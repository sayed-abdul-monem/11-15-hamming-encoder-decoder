==> flow/design.v <==
module encoder_bo(data_in,data_out );
input [10:0] data_in; 
output reg[14:0] data_out;
  always@(*)
  	begin 
      data_out[0]=data_in[0]^data_in[1]^data_in[3]^data_in[4]^data_in[6]^data_in[8]^data_in[10];
      data_out[1]=data_in[0]^data_in[2]^data_in[3]^data_in[5]^data_in[6]^data_in[9]^data_in[10];
      data_out[2]=data_in[0];
      data_out[3]=data_in[1]^data_in[2]^data_in[3]^data_in[7]^data_in[8]^data_in[9]^data_in[10];
      data_out[4]=data_in[1];
      data_out[5]=data_in[2];
      data_out[6]=data_in[3];
	   data_out[7]=data_in[4]^data_in[5]^data_in[6]^data_in[7]^data_in[8]^data_in[9]^data_in[10];
	   data_out[8]=data_in[4];
	   data_out[9]=data_in[5];
	   data_out[10]=data_in[6];
	   data_out[11]=data_in[7];
	   data_out[12]=data_in[8];
	   data_out[13]=data_in[9];
	   data_out[14]=data_in[10];
	end 
endmodule
module FullEncoderDecoder(
input sl_inn,
input clk,
input shift,
input RST,
output sl_out
);
wire encoder_sl_out;
IN encoder_in_bonus (
 .clk(clk),
 .RST(RST),
 .sl_in(sl_inn),
 .shift(shift),
 .data_out(encoder_sl_out),
);
assign encoder_out = encoder_sl_out;
wire decoder_sl_out;
OUT decoder_out_bonus
(
 .RST(RST),
 .clk(clk),
 .sl_in(encoder_sl_out),
 .shift(shift),
 .sl_out(decoder_sl_out),
);
assign sl_out = decoder_sl_out;
endmodule
module IN
(
input clk,
input RST,
input sl_in,
input shift,
output data_out,
output [14:0] datall,
output countfull,
output [14:0] finalout,
output [14:0] hammingout
);
wire [14:0]data_out1;
usrpo_En_bo usrpo_En_bonus
(
 .clk(clk),
 .RST(RST),
 .shift(shift),
 .load(0),
 .sl_in(sl_in),
 .par_load(0),
 .data_out(data_out1)
);
assign datall=data_out1;
wire [14:0]data_out2;
encoder_bo Encoder_bonus
(
  .data_in(data_out1), 
  .data_out(data_out2)
);
assign hammingout =data_out2;
wire isfulll;
counter_En_bo counter_En_bonus(
  .clk(clk),
  .en(shift),
  .isfull(isfulll)
);
assign countfull =isfulll;
wire [14:0]data_out3;
usr_En_bo usr_En_bonus
(
 .clk(clk),
 .RST(RST),
 .shift(1),
 .load(isfulll),
 .sl_in(0),
 .par_load(data_out2),
 .data_out(data_out3)
 );
 assign finalout=data_out3;
 assign data_out= data_out3[0];
 endmodule
module OUT
(
input RST,
input clk,
input sl_in,
input shift,
output sl_out,
output [20:0] reg1out,
output [10:0] decoout,
output counterout,
output [10:0] reg2out
);
wire [20:0]data_out3;
wire [14:0]data_ouut3;
usr_Dec_bo usr_Dec_bonus
(
 .clk(clk),
 .RST(RST),
 .shift(1),
 .load(0),
 .sl_in(sl_in),
 .par_load(0),
 .data_out(data_out3)
 );
 assign reg1out =data_out3;
 assign data_ouut3=data_out3[14:0];
 wire [10:0] decout;
 Decoder_bo Decoder_bonus
(
 .data_in(data_ouut3),
 .data_out(decout)
);
assign decoout =decout;
wire isfulll;
counter_Dec_bo counter_Dec_bonus
(
  .clk(clk),
  .en(shift),
  .isfull(isfulll)
);
assign counterout =isfulll;
wire [14:0]data_out1;
usrpo_Dec_bo usrpo_Dec_bonus
(
 .clk(clk),
 .RST(RST),
 .shift(shift),
 .load(isfulll),
 .sl_in(0),
 .par_load(decout),
 .data_out(data_out1)
);
assign reg2out =data_out1;
assign sl_out=data_out1[0];
endmodule 
module counter_Dec_bo(
input clk,
input en,
output isfull
);
reg [4:0] count;
always @(posedge clk) 
	begin
		count <= count + 1;
		if(count == 22)
		count <= 0;
	end
assign isfull = (count >= 5'b10110)? 1: 0;
endmodule
module counter_En_bo(
input clk,
input en,
output isfull
);
reg [3:0] count;
always @(posedge clk) 
	begin
		count <= count + 1;
		if(count == 11)
		count <= 0;
	end
assign isfull = (count >= 4'b1011)? 1: 0;
endmodule
module Decoder_bo(data_in,data_out);
  input [14:0] data_in;
  output reg [10:0] data_out;
  reg [3:0] parity_bits;
  reg [14:0] new_bits;
  always @(*)
    begin 
      parity_bits[0]=data_in[0]^data_in[2]^data_in[4]^data_in[6]^data_in[8]^data_in[10]^data_in[12]^data_in[14];
      parity_bits[1]=data_in[1]^data_in[2]^data_in[5]^data_in[6]^data_in[9]^data_in[10]^data_in[13]^data_in[14];
      parity_bits[2]=data_in[3]^data_in[4]^data_in[5]^data_in[6]^data_in[11]^data_in[12]^data_in[13]^data_in[14];
	  parity_bits[3]=data_in[7]^data_in[8]^data_in[9]^data_in[10]^data_in[11]^data_in[12]^data_in[13]^data_in[14];
      new_bits=data_in;
      if(parity_bits)
    	new_bits[parity_bits-1]=~data_in[parity_bits-1];
    end
  always @(new_bits)
    begin
      data_out[0]=new_bits[2];
      data_out[1]=new_bits[4];
      data_out[2]=new_bits[5];
      data_out[3]=new_bits[6];
	  data_out[4]=new_bits[8];
	  data_out[5]=new_bits[9];
	  data_out[6]=new_bits[10];
	  data_out[7]=new_bits[11];
	  data_out[8]=new_bits[12];
	  data_out[9]=new_bits[13];
	  data_out[10]=new_bits[14];
    end
endmodule
module usr_Dec_bo #( parameter width =21 )
(input clk,
input RST,
input shift,
input load,
input sl_in,
input [width-1:0] par_load,
output [width-1:0] data_out);
reg [width-1:0] storage1;
reg [width-1:0] storage2;
reg a1,a2;
always @(posedge clk) 
	begin
		if (RST)
			storage1<=0;
		else if(load & (data_out != par_load))
			storage1 <= par_load;
		else if(shift)
			storage1 <= {sl_in, storage2[width-1:1]};
			a1=~a1;
	end
	always @(negedge clk) 
	begin
		if (RST)
			storage2<=0;
		else if(load & (data_out != par_load))
			storage2 <= par_load;
		else if(shift)
			storage2 <= {sl_in, storage1[width-1:1]};
			a2=~a2;
	end
	assign data_out =(a1^a2==1) ? storage1:storage2 ;
endmodule
module usr_En_bo #( parameter width =15 )
(input clk,
input RST,
input shift,
input load,
input sl_in,
input [width-1:0] par_load,
output [width-1:0] data_out);
reg [width-1:0] storage1;
reg [width-1:0] storage2;
reg a1,a2;
always @(posedge clk) 
	begin
		if (RST)
			storage1<=0;
		else if(load & (data_out != par_load))
			storage1 <= par_load;
		else if(shift)
			storage1 <= {sl_in, data_out[width-1:1]};
			a1=~a1;
	end
	always @(negedge clk) 
	begin
		if (RST)
			storage2<=0;
		else if(load & (data_out != par_load))
			storage2 <= par_load;
		else if(shift)
			storage2 <= {sl_in, data_out[width-1:1]};
			a2=~a2;
	end
	assign data_out =(a1^a2==1) ? storage1:storage2 ;
endmodule
module usrpo_Dec_bo #( parameter width =11 )
(input clk,
input RST,
input shift,
input load,
input sl_in,
input [width-1:0] par_load,
output [width-1:0] data_out);
reg [width-1:0] storage;
always @(negedge clk) 
	begin
		if (RST)
			storage<=0;
		else if(load)
			storage <= par_load;
		else if(shift)
			storage <= {sl_in, data_out[width-1:1]};
	end
	assign data_out = storage ;
endmodule
module usrpo_En_bo #( parameter width =11 )
(input clk,
input RST,
input shift,
input load,
input sl_in,
input [width-1:0] par_load,
output [width-1:0] data_out);
reg [width-1:0] storage;
always @(posedge clk) 
	begin
		if (RST)
			storage<=0;
		else if(shift)
			storage <= {sl_in, data_out[width-1:1]};
		else if(load)
			storage <= par_load;
	end
	assign data_out = storage ;
endmodule
== Reports on FullEncoderDecoder ==
The steps from the RTL of FullEncoderDecoder to its reports follow in flow order.
Lines are those of the file above, counted from 1.
Operators: Yosys type, input widths -> output width; for muxes data width and select width s.
Cell names lack the library's common part.
A cell with - has no value.
Design
  design top: FullEncoderDecoder
  clock input: clk
  library: sky130hd
  corner: tt_025C_1v80

== Elaborated design ==
Counts by Yosys on the flattened word-level netlist (proc, flatten, opt, wreduce; memories kept). Register bits leave out memories and registers merged into their read ports (data or address). Print and check cells are left out.
Storage and ports
  bits in registers: 107
  output and inout port bits: 1
  word-level cells: 99
Cells by class
  $add $sub $neg: 4
  $lt $le $gt $ge: 2
  eq/ne operators: 3
  shifts and indexed selects: 3
  mux-type cells: 10
  bitwise operators: 63
  reduce/logical cells: 2
Operators with widths (number)
  $mux 15: 5
  $xor 1x1->1: 54
  $shift 1x33->15: 1
  $shift 1x33->15 const A: 1
  $neg 32->33: 1
  $mux 11: 3
  $ne 15x15->1: 1
  $and 15x15->15: 1
  $or 15x15->15: 1
  $shiftx 15x5->1: 1
  $not 15->15: 1
  $not 1->1: 5
  $sub 4x1->5 const B: 1
  $add 5x1->5 const B: 1
  $ge 5x5->1 const B: 1
  $eq 5x5->1 const B: 1
  $add 4x1->4 const B: 1
  $ge 4x4->1 const B: 1
  $eq 4x4->1 const B: 1
  $reduce_bool 4->1: 1
  $reduce_bool 2->1: 1
  $mux 1: 2
  $and 1x1->1: 1

== Logic depth ==
Longest topological path by Yosys (ltp), each cell counted once; first at word level (registers and memories cut), then after technology mapping (sequential cells cut; the memories' decode and read muxes count).
Logic depth
  depth in word-level cells: 17
  ABC_AREA: 0
  depth in mapped cells: 21
  gate-level depth less buffers: 20

== Mapped cells and area ==
Source: synth_stat.txt of the flow (Yosys; design flattened, memories mapped). It holds for the ABC_AREA given above (unset counts as 0); a run with the other value may have another netlist.
Synthesis totals
  mapped cells: 536
  chip area (Yosys): 5356.4 sq um
  area of sequential cells: 2142.1 sq um
  flip-flop cells: 107
Cell types (number)
  dfxtp_1: 107
  mux2i_1: 53
  xnor2_1: 36
  nor2b_1: 50
  xor2_1: 25
  nor2_1: 45
  ha_1: 13
  mux2_2: 11
  a211oi_1: 14
  clkbuf_1: 23
  xnor2_4: 3
  xnor2_2: 5
  nand2_1: 16
  inv_1: 14
  a21oi_1: 10
  nand3_1: 9
  o21ai_0: 9
  a22oi_1: 5
Other cell types: 43; their cells: 88.
The figures by module come from a second, unflattened synthesis with its own total; it is not the netlist above.
Second synthesis, totals
  cells (unflattened synthesis): 840
  area total of the unflattened synthesis: 8246.7 sq um
Rows give one instance, submodules left out.
Modules
  usr_Dec_bo: instances 1, cells 274, area 3014.1 sq um, sequential area 880.8 sq um
  usr_En_bo: instances 1, cells 235, area 2102.0 sq um, sequential area 640.6 sq um
  Decoder_bo: instances 1, cells 157, area 1236.2 sq um, sequential area 0.0 sq um
  usrpo_Dec_bo: instances 1, cells 50, area 563.0 sq um, sequential area 220.2 sq um
  usrpo_En_bo: instances 1, cells 49, area 559.3 sq um, sequential area 220.2 sq um
  encoder_bo: instances 1, cells 24, area 299.0 sq um, sequential area 0.0 sq um
  counter_Dec_bo: instances 1, cells 24, area 245.2 sq um, sequential area 100.1 sq um
  counter_En_bo: instances 1, cells 17, area 167.7 sq um, sequential area 80.1 sq um
  IN: instances 1, cells 7, area 45.0 sq um, sequential area 0.0 sq um
  OUT: instances 1, cells 3, area 15.0 sq um, sequential area 0.0 sq um
  FullEncoderDecoder: instances 1, cells 0, area 0.0 sq um, sequential area 0.0 sq um

## Implementation results

Top module FullEncoderDecoder; platform sky130hd; tools Yosys and OpenROAD; 2 stored runs in no particular order. Input and output delays are each 20% of the period that was set; the output load is 0.01 pF.
"power" is the tool's figure for a default switching activity; nothing was simulated.

Record 1
==> flow/run.sh <==
#!/bin/bash
# the make line also repeats the synthesis and layout settings of config.mk as NAME=value (left out here)
make -C /OpenROAD-flow-scripts/flow DESIGN_CONFIG=/design/flow/config.mk WORK_HOME=/design/flow/orfs CLKGATE_MAP_FILE= finish
==> flow/config.mk <==
export PLATFORM = sky130hd
export DESIGN_NAME = FullEncoderDecoder
export DESIGN_NICKNAME = FullEncoderDecoder
export VERILOG_FILES = /design/flow/design.v
export SDC_FILE = /design/flow/constraint.sdc
export NUM_CORES = 4
export LEC_CHECK = 0
export CAP_MARGIN = 20
export CELL_PAD_IN_SITES_DETAIL_PLACEMENT = 1
export CORE_ASPECT_RATIO = 1.83
export CORE_MARGIN = 8
export CORE_UTILIZATION = 23
export PLACE_DENSITY_LB_ADDON = 0.09
export SLEW_MARGIN = 20
export TNS_END_PERCENT = 40
==> flow/constraint.sdc <==
create_clock -name core_clock -period 10.5 [get_ports {clk}]
set_input_delay 2.1000 -clock core_clock [delete_from_list [all_inputs] [get_ports {clk}]]
set_output_delay 2.1000 -clock core_clock [all_outputs]
set_load 0.01 [all_outputs]

==> results of record 1 <==
chip area after synthesis (Yosys): 5356.4 sq um
die area: 28652.5 sq um
standard-cell area of the final layout: 6204.7 sq um
utilization: 0.271
worst setup slack after layout: 0.314 ns
total negative slack: 0.000 ns
worst hold slack: 0.402 ns
power: 0.8242 mW

Record 2
==> flow/run.sh <==
#!/bin/bash
# the make line also repeats the synthesis and layout settings of config.mk as NAME=value (left out here)
make -C /OpenROAD-flow-scripts/flow DESIGN_CONFIG=/design/flow/config.mk WORK_HOME=/design/flow/orfs CLKGATE_MAP_FILE= finish
==> flow/config.mk <==
export PLATFORM = sky130hd
export DESIGN_NAME = FullEncoderDecoder
export DESIGN_NICKNAME = FullEncoderDecoder
export VERILOG_FILES = /design/flow/design.v
export SDC_FILE = /design/flow/constraint.sdc
export NUM_CORES = 4
export LEC_CHECK = 0
export ABC_AREA = 0
export CAP_MARGIN = 20
export CORE_ASPECT_RATIO = 1.94
export CORE_MARGIN = 2
export CORE_UTILIZATION = 60
export CTS_CLUSTER_SIZE = 46
export HOLD_SLACK_MARGIN = -0.1
export MAX_ROUTING_LAYER = met5
export PLACE_DENSITY_LB_ADDON = 0.25
export SETUP_SLACK_MARGIN = -0.21
export SLEW_MARGIN = 20
==> flow/constraint.sdc <==
create_clock -name core_clock -period 8.15 [get_ports {clk}]
set_input_delay 1.6300 -clock core_clock [delete_from_list [all_inputs] [get_ports {clk}]]
set_output_delay 1.6300 -clock core_clock [all_outputs]
set_load 0.01 [all_outputs]

==> results of record 2 <==
chip area after synthesis (Yosys): 5356.4 sq um
die area: 9740.8 sq um
standard-cell area of the final layout: 6389.9 sq um
utilization: 0.729
worst setup slack after layout: -0.173 ns
total negative slack: -0.633 ns
worst hold slack: 0.385 ns
power: 1.111 mW
